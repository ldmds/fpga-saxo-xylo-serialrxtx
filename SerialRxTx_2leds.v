==> flow/design.v <==
module SerialRxTx_2leds(clk, RxD, TxD, LED);
input clk;
input RxD;
output TxD;
parameter NumberOfLEDs = 2;
output [NumberOfLEDs-1:0] LED;
parameter ClkFrequency = 24000000;	 
wire RxD_data_ready;
wire [7:0] RxD_data;
async_receiver RX(.clk(clk), .rst(1'b0), .RxD(RxD), .RxD_data_ready(RxD_data_ready), .RxD_data(RxD_data));
defparam RX.ClkFrequency=ClkFrequency;
reg [NumberOfLEDs-1:0] LED;
always @(posedge clk) if(RxD_data_ready) LED <= RxD_data[NumberOfLEDs-1:0];
wire [7:0] outputdata = RxD_data+1;
async_transmitter TX(.clk(clk), .rst(1'b0), .TxD(TxD), .TxD_start(RxD_data_ready), .TxD_data(outputdata));
defparam TX.ClkFrequency=ClkFrequency;
endmodule
module async_receiver(clk, rst, RxD, RxD_data_ready, RxD_data, RxD_endofpacket, RxD_idle);
input clk, rst, RxD;
output RxD_data_ready;   
output [7:0] RxD_data;
parameter ClkFrequency = 24000000;  
parameter Baud = 115200;
output RxD_endofpacket;   
output RxD_idle;   
parameter Baud8 = Baud*8;
parameter Baud8GeneratorAccWidth = 16;
wire [Baud8GeneratorAccWidth:0] Baud8GeneratorInc = ((Baud8<<(Baud8GeneratorAccWidth-7))+(ClkFrequency>>8))/(ClkFrequency>>7);
reg [Baud8GeneratorAccWidth:0] Baud8GeneratorAcc;
always @(posedge clk or posedge rst) if(rst) Baud8GeneratorAcc<=0; else Baud8GeneratorAcc <= Baud8GeneratorAcc[Baud8GeneratorAccWidth-1:0] + Baud8GeneratorInc;
wire Baud8Tick = Baud8GeneratorAcc[Baud8GeneratorAccWidth];
reg [1:0] RxD_sync_inv;
always @(posedge clk or posedge rst) if(rst) RxD_sync_inv<=0; else if(Baud8Tick) RxD_sync_inv <= {RxD_sync_inv[0], ~RxD};
reg [1:0] RxD_cnt_inv;
reg RxD_bit_inv;
always @(posedge clk or posedge rst)
if(rst)
	RxD_cnt_inv <= 0;
else
if(Baud8Tick)
begin
	if( RxD_sync_inv[1] && RxD_cnt_inv!=2'b11) RxD_cnt_inv <= RxD_cnt_inv + 2'h1;
	else 
	if(~RxD_sync_inv[1] && RxD_cnt_inv!=2'b00) RxD_cnt_inv <= RxD_cnt_inv - 2'h1;
	if(RxD_cnt_inv==2'b00) RxD_bit_inv <= 1'b0;
	else
	if(RxD_cnt_inv==2'b11) RxD_bit_inv <= 1'b1;
end
reg [3:0] state;
reg [3:0] bit_spacing;
wire next_bit = (bit_spacing==4'd10);
always @(posedge clk or posedge rst)
if(rst) 
	bit_spacing <= 4'b0000;
else
if(state==0)
	bit_spacing <= 4'b0000;
else
if(Baud8Tick)
	bit_spacing <= {bit_spacing[2:0] + 4'b0001} | {bit_spacing[3], 3'b000};
always @(posedge clk or posedge rst)
if(rst)
	state <= 4'b0000;
else
if(Baud8Tick)
case(state)
	4'b0000: if(RxD_bit_inv) state <= 4'b1000;   
	4'b1000: if(next_bit) state <= 4'b1001;   
	4'b1001: if(next_bit) state <= 4'b1010;   
	4'b1010: if(next_bit) state <= 4'b1011;   
	4'b1011: if(next_bit) state <= 4'b1100;   
	4'b1100: if(next_bit) state <= 4'b1101;   
	4'b1101: if(next_bit) state <= 4'b1110;   
	4'b1110: if(next_bit) state <= 4'b1111;   
	4'b1111: if(next_bit) state <= 4'b0001;   
	4'b0001: if(next_bit) state <= 4'b0000;   
	default: state <= 4'b0000;
endcase
reg [7:0] RxD_data;
always @(posedge clk or posedge rst)
if(rst)
	RxD_data <= 0;
else
if(Baud8Tick && next_bit && state[3])
	RxD_data <= {~RxD_bit_inv, RxD_data[7:1]};
reg RxD_data_ready, RxD_data_error;
always @(posedge clk or posedge rst)
if(rst)
begin
	RxD_data_ready <= 0;
	RxD_data_error <= 0;
end
else
begin
	RxD_data_ready <= (Baud8Tick && next_bit && state==4'b0001 && ~RxD_bit_inv);   
	RxD_data_error <= (Baud8Tick && next_bit && state==4'b0001 &&  RxD_bit_inv);   
end
reg [4:0] gap_count;
always @(posedge clk or posedge rst) if(rst) gap_count<=0; else if (state!=0) gap_count<=5'h00; else if(Baud8Tick & ~gap_count[4]) gap_count <= gap_count + 5'h01;
assign RxD_idle = gap_count[4];
reg RxD_endofpacket;
always @(posedge clk or posedge rst) if(rst) RxD_endofpacket<=0; else RxD_endofpacket <= Baud8Tick & (gap_count==5'h0F);
endmodule
module async_transmitter(clk, rst, TxD_start, TxD_data, TxD, TxD_busy);
input clk, rst, TxD_start;
input [7:0] TxD_data;
output TxD, TxD_busy;
parameter ClkFrequency = 24000000;	 
parameter Baud = 115200;
parameter RegisterInputData = 1;	 
parameter BaudGeneratorAccWidth = 16;
reg [BaudGeneratorAccWidth:0] BaudGeneratorAcc;
wire [BaudGeneratorAccWidth:0] BaudGeneratorInc = ((Baud<<(BaudGeneratorAccWidth-4))+(ClkFrequency>>5))/(ClkFrequency>>4);
wire BaudTick = BaudGeneratorAcc[BaudGeneratorAccWidth];
wire TxD_busy;
always @(posedge clk or posedge rst) if(rst) BaudGeneratorAcc<=0; else if(TxD_busy) BaudGeneratorAcc<=BaudGeneratorAcc[BaudGeneratorAccWidth-1:0] + BaudGeneratorInc;
reg [3:0] state;
wire TxD_ready = (state==0);
assign TxD_busy = ~TxD_ready;
reg [7:0] TxD_dataReg;
always @(posedge clk or posedge rst) if(rst) TxD_dataReg<=1'b0; else if(TxD_ready & TxD_start) TxD_dataReg<=TxD_data;
wire [7:0] TxD_dataD = RegisterInputData ? TxD_dataReg : TxD_data;
always @(posedge clk or posedge rst)
if(rst)
	state <= 4'b0000;
else
case(state)
	4'b0000: if(TxD_start) state <= 4'b0001;
	4'b0001: if(BaudTick) state <= 4'b0100;
	4'b0100: if(BaudTick) state <= 4'b1000;   
	4'b1000: if(BaudTick) state <= 4'b1001;   
	4'b1001: if(BaudTick) state <= 4'b1010;   
	4'b1010: if(BaudTick) state <= 4'b1011;   
	4'b1011: if(BaudTick) state <= 4'b1100;   
	4'b1100: if(BaudTick) state <= 4'b1101;   
	4'b1101: if(BaudTick) state <= 4'b1110;   
	4'b1110: if(BaudTick) state <= 4'b1111;   
	4'b1111: if(BaudTick) state <= 4'b0010;   
	4'b0010: if(BaudTick) state <= 4'b0011;   
	4'b0011: if(BaudTick) state <= 4'b0000;   
	default: if(BaudTick) state <= 4'b0000;
endcase
reg muxbit;
always @( * )
case(state[2:0])
	3'd0: muxbit <= TxD_dataD[0];
	3'd1: muxbit <= TxD_dataD[1];
	3'd2: muxbit <= TxD_dataD[2];
	3'd3: muxbit <= TxD_dataD[3];
	3'd4: muxbit <= TxD_dataD[4];
	3'd5: muxbit <= TxD_dataD[5];
	3'd6: muxbit <= TxD_dataD[6];
	3'd7: muxbit <= TxD_dataD[7];
endcase
reg TxDn;
always @(posedge clk or posedge rst) if(rst) TxDn<=1'b0; else TxDn <= ~((state<4) | (state[3] & muxbit));   
assign TxD = ~TxDn;
endmodule
; ---- Reports on SerialRxTx_2leds
; Tool output for the design above, in the order of the flow.
; Line numbers count from 1 in the design file above.
; The mark -- stands for no value.
[design]
top_module = SerialRxTx_2leds
clock = clk
library = sky130hd
corner = tt_025C_1v80

; ---- Word-level counts
; Yosys after proc, flatten, opt, wreduce and memory -nomap, before mapping. Memory bits, and registers merged into a memory's read port (data or address), are not among the register bits. Print and check cells are not counted. Equal cells are merged and count once.
[bits]
mem_bits_rw = 0
rom_bits = 0
regBits = 71
inputBits = 2
out_inout_bits = 3
latchBits = 0
wordCells = 128
clocked_rd_ports_x_width = 0
n_memories = 0
[classes]
multipliers = 0
shifts = 0
addsub = 6
mux = 29
n_reduce_logical = 18
bitwise = 9
n_cmp = 1
div = 0
eq_ne = 52
[ops]
columns = cell, n
row1 = 4-bit two-way mux, 23
row2 = 4-bit equality test (second input constant), 17
row3 = 4-bit case mux with 12-bit select, 1
row4 = 2-bit by 1-bit != test with 1-bit output (second input constant), 21
row5 = 4-bit case mux with 10-bit select, 1
row6 = 16-bit by 12-bit adder with 17-bit output (second input constant), 1
row7 = 16-bit by 9-bit adder with 17-bit output (second input constant), 1
row8 = 13-bit AND reduction, 1
row9 = 13-bit nonzero test, 1
row10 = 3-bit equality test (second input constant), 4
row11 = 11-bit AND reduction, 1
row12 = 4-bit by 1-bit equality test with 1-bit output (second input constant), 2
row13 = 4-bit zero test, 2
row14 = 8-bit by 1-bit adder with 8-bit output (second input constant), 1
row15 = 1-bit case mux with 8-bit select, 1
row16 = 1-bit logical AND, 6
row17 = 2-bit nonzero test, 3
row18 = 3-bit by 2-bit equality test with 1-bit output (second input constant), 2
row19 = 1-bit inverter, 5
row20 = 2-bit != test (second input constant), 2
row21 = 2-bit AND reduction, 2
row22 = 3-bit by 1-bit adder with 4-bit output (second input constant), 1
row23 = 4-bit by 2-bit equality test with 1-bit output (second input constant), 1
row24 = 4-bit by 3-bit less-than comparator with 1-bit output (second input constant), 1
row25 = 4-bit by 3-bit equality test with 1-bit output (second input constant), 1
row26 = 4-bit OR, 1
row27 = 2-bit two-way mux, 2
row28 = 3-bit by 1-bit equality test with 1-bit output (second input constant), 1
; Not listed: further kinds 8, cells in them 9.

; ---- Logic depth
; Depth = most cells in a row (Yosys ltp): at word level without a register or memory, in the mapped netlist without a sequential cell, where the memories' decode and read muxes count.
[depth]
depth_word = 5
ABC_AREA = 1
ltp_mapped = 10
mapped_depth_nobuf = 10

; ---- After synthesis
; Source: synth_stat.txt of the flow (Yosys; design flattened, memories mapped). It holds for the ABC_AREA given above (unset counts as 0); a run with the other value may have another netlist.
[synth_totals]
n_buf = 3
area_mm2 = 0.0033882
ffs = 71
stdcells = 359
seqArea_mm2 = 0.0019018
[by_type]
columns = cell, n, area_total_um2
row1 = sky130_fd_sc_hd__edfxtp_1, 48, 1.44E+03
row2 = sky130_fd_sc_hd__dfxtp_1, 23, 460.442
row3 = sky130_fd_sc_hd__nand2_1, 78, 292.781
row4 = sky130_fd_sc_hd__inv_1, 51, 191.434
row5 = sky130_fd_sc_hd__nand3_1, 32, 160.154
row6 = sky130_fd_sc_hd__xor2_1, 13, 113.859
row7 = sky130_fd_sc_hd__ha_1, 7, 87.584
row8 = sky130_fd_sc_hd__nor2_1, 21, 78.826
row9 = sky130_fd_sc_hd__xnor2_1, 8, 70.067
row10 = sky130_fd_sc_hd__a21oi_1, 12, 60.058
row11 = sky130_fd_sc_hd__nand2_2, 9, 56.304
row12 = sky130_fd_sc_hd__nand4_1, 7, 43.792
row13 = sky130_fd_sc_hd__o21ai_0, 7, 35.034
row14 = sky130_fd_sc_hd__nor3_4, 2, 32.531
row15 = sky130_fd_sc_hd__nand3_2, 3, 30.029
row16 = sky130_fd_sc_hd__nor3_1, 6, 30.029
row17 = sky130_fd_sc_hd__inv_2, 7, 26.275
row18 = sky130_fd_sc_hd__o21ai_1, 5, 25.024
; Not listed: further types 13, cells in them 20.

; ---- Timing after synthesis
; OpenSTA on the mapped netlist: ideal clock, no wires. The path of least setup slack (recovery checks aside). Input and output delay are each 20% of the period. Register names are those of the netlist, which keeps one name where synthesis merged equal registers.
[synth_path]
path_type = register to register
start = reg TX.state[0]
end = reg TX.TxD_dataReg[0]
t_arrival_ns = 1.700
n_path_buf = 1
slack_ns = -0.283
clock_period_ns = 1.79
stages = 5
launch_ns = 0.000
setup_time_ns = 0.373
path_delay_ns = 2.073
required_ns = 1.417
synth_period_reached_ns = 2.073
; "path_delay_ns" is the arrival time less input delay plus setup time.
; "stages" counts driving pins, that of a launching flip-flop among them; a cell with two outputs on the path counts twice.
; "synth_period_reached_ns" = period - worst setup slack (recovery checks aside). The figure is calculated, with input and output delays left at 20% of the set period.
; The rows between start and end are the longest chain of elaborated cells between them; the timing report does not say that the signal goes this way. Where chains are equally long, one stands for them.
; Each line given opens the expression or statement behind the cell; cells for indexed reads and writes are added by Yosys, which also makes memories of some case tables.
; A register here has more assigning lines than the two given.
[synth_via]
path_cell_list = sky130_fd_sc_hd__edfxtp_1 sky130_fd_sc_hd__buf_2 sky130_fd_sc_hd__nor2_4 sky130_fd_sc_hd__nand3_1 sky130_fd_sc_hd__nor2_1
elab_chain_len = 2
cone_cells = 2
classes_between = 1 x logic; 1 x reduce/logical
[synth_rtl]
columns = item, line
row1 = from (decl), 117  ; reg [3:0] state;
row2 = from (assign), 125  ; state <= 4'b0000;
row3 = from (assign), 128  ; 4'b0000: if(TxD_start) state <= 4'b0001;
row4 = 4-bit zero test, 118  ; wire TxD_ready = (state==0);
row5 = 1-bit AND, 121  ; always @(posedge clk or posedge rst) if(rst) TxD_dataReg<=1'b0; else if(TxD_ready & TxD_start) TxD_dataReg<=Tx ...
row6 = to (assign), 121
row7 = to (decl), 120  ; reg [7:0] TxD_dataReg;

; ---- Timing after layout
; Path of least setup slack in the final report of flow run 1 (OpenROAD, finished layout, wires in). Where an end is a register, its clock arrival counts in the times.
[layout_path]
path_type = register to register
start = reg TX.BaudGeneratorAcc[3]
end = reg TX.BaudGeneratorAcc[9]
slack_ns = -0.12
setup_time_ns = 0.24
n_path_buf = 0
launch_ns = 0.35
t_arrival_ns = 1.49
clock_period_ns = 1.27
stages = 6
required_ns = 1.38
; The rows between start and end are the longest chain of elaborated cells between them; the timing report does not say that the signal goes this way. Where chains are equally long, one stands for them.
[layout_via]
path_cell_list = sky130_fd_sc_hd__edfxtp_1 sky130_fd_sc_hd__nor3_4 sky130_fd_sc_hd__nand2_2 sky130_fd_sc_hd__nand2_2 sky130_fd_sc_hd__nand2_4 sky130_fd_sc_hd__xor2_1
elab_chain_len = 1
cone_cells = 1
cone_lines = 1
classes_between = 1 x add/sub
[layout_rtl]
columns = item, line
row1 = from (decl), 112  ; reg [BaudGeneratorAccWidth:0] BaudGeneratorAcc;
row2 = from (assign), 116  ; always @(posedge clk or posedge rst) if(rst) BaudGeneratorAcc<=0; else if(TxD_busy) BaudGeneratorAcc<=BaudGene ...
row3 = 16-bit by 9-bit adder with 17-bit output, 116
row4 = to (assign), 116
row5 = to (decl), 112

; Record of 2 stored runs of the RTL-to-layout flow on SerialRxTx_2leds, platform sky130hd. The runs are unordered. Constraints: input delay and output delay 20% of the set period each, output load 0.01 pF.
; By "achieved_clock_period_ns" is meant the clock period of the run minus its worst setup slack. This is arithmetic on one report: input and output delays are still those of the set period (20% each).
; "timing.worst_path_ns": the worst setup path's part of the clock period (all of it between registers, 20% less for each end at a port) less its slack. A launch clock that arrives late makes it longer, a capture clock that arrives late makes it shorter.
; "power_mw": no workload was simulated; the value follows from the tool's default switching activity.

[flow run 1: settings]
period_ns = 1.27
CORE_UTILIZATION = 55
SETUP_SLACK_MARGIN = -0.09
PLACE_DENSITY_LB_ADDON = 0.09
CORE_ASPECT_RATIO = 1.4
CORE_MARGIN = 3
CELL_PAD_IN_SITES_GLOBAL_PLACEMENT = 0
ABC_AREA = 1
GPL_TIMING_DRIVEN = 1
CTS_CLUSTER_SIZE = 78
CTS_CLUSTER_DIAMETER = 396
MIN_ROUTING_LAYER = met1
MAX_ROUTING_LAYER = met4
CAP_MARGIN = 20
SLEW_MARGIN = 20
[flow run 1: results]
synthesis_area_mm2 = 0.0033882
timing.worst_path_ns = 1.39
worst_setup_path_type = register to register
setup_worst_slack_ns = -0.116
ws_hold_ns = 0.423
final_stdcell_area_mm2 = 0.0041865
achieved_clock_period_ns = 1.386
power_mw = 4.589
die_mm2 = 0.0071518

[flow run 2: settings]
period_ns = 2.42
CAP_MARGIN = 20
CORE_MARGIN = 2
CORE_UTILIZATION = 40
SLEW_MARGIN = 20
[flow run 2: results]
synthesis_area_mm2 = 0.0032118
timing.worst_path_ns = 1.88
worst_setup_path_type = register to register
setup_worst_slack_ns = 0.540
ws_hold_ns = 0.412
final_stdcell_area_mm2 = 0.0035434
achieved_clock_period_ns = 1.880
power_mw = 2.218
die_mm2 = 0.0087619
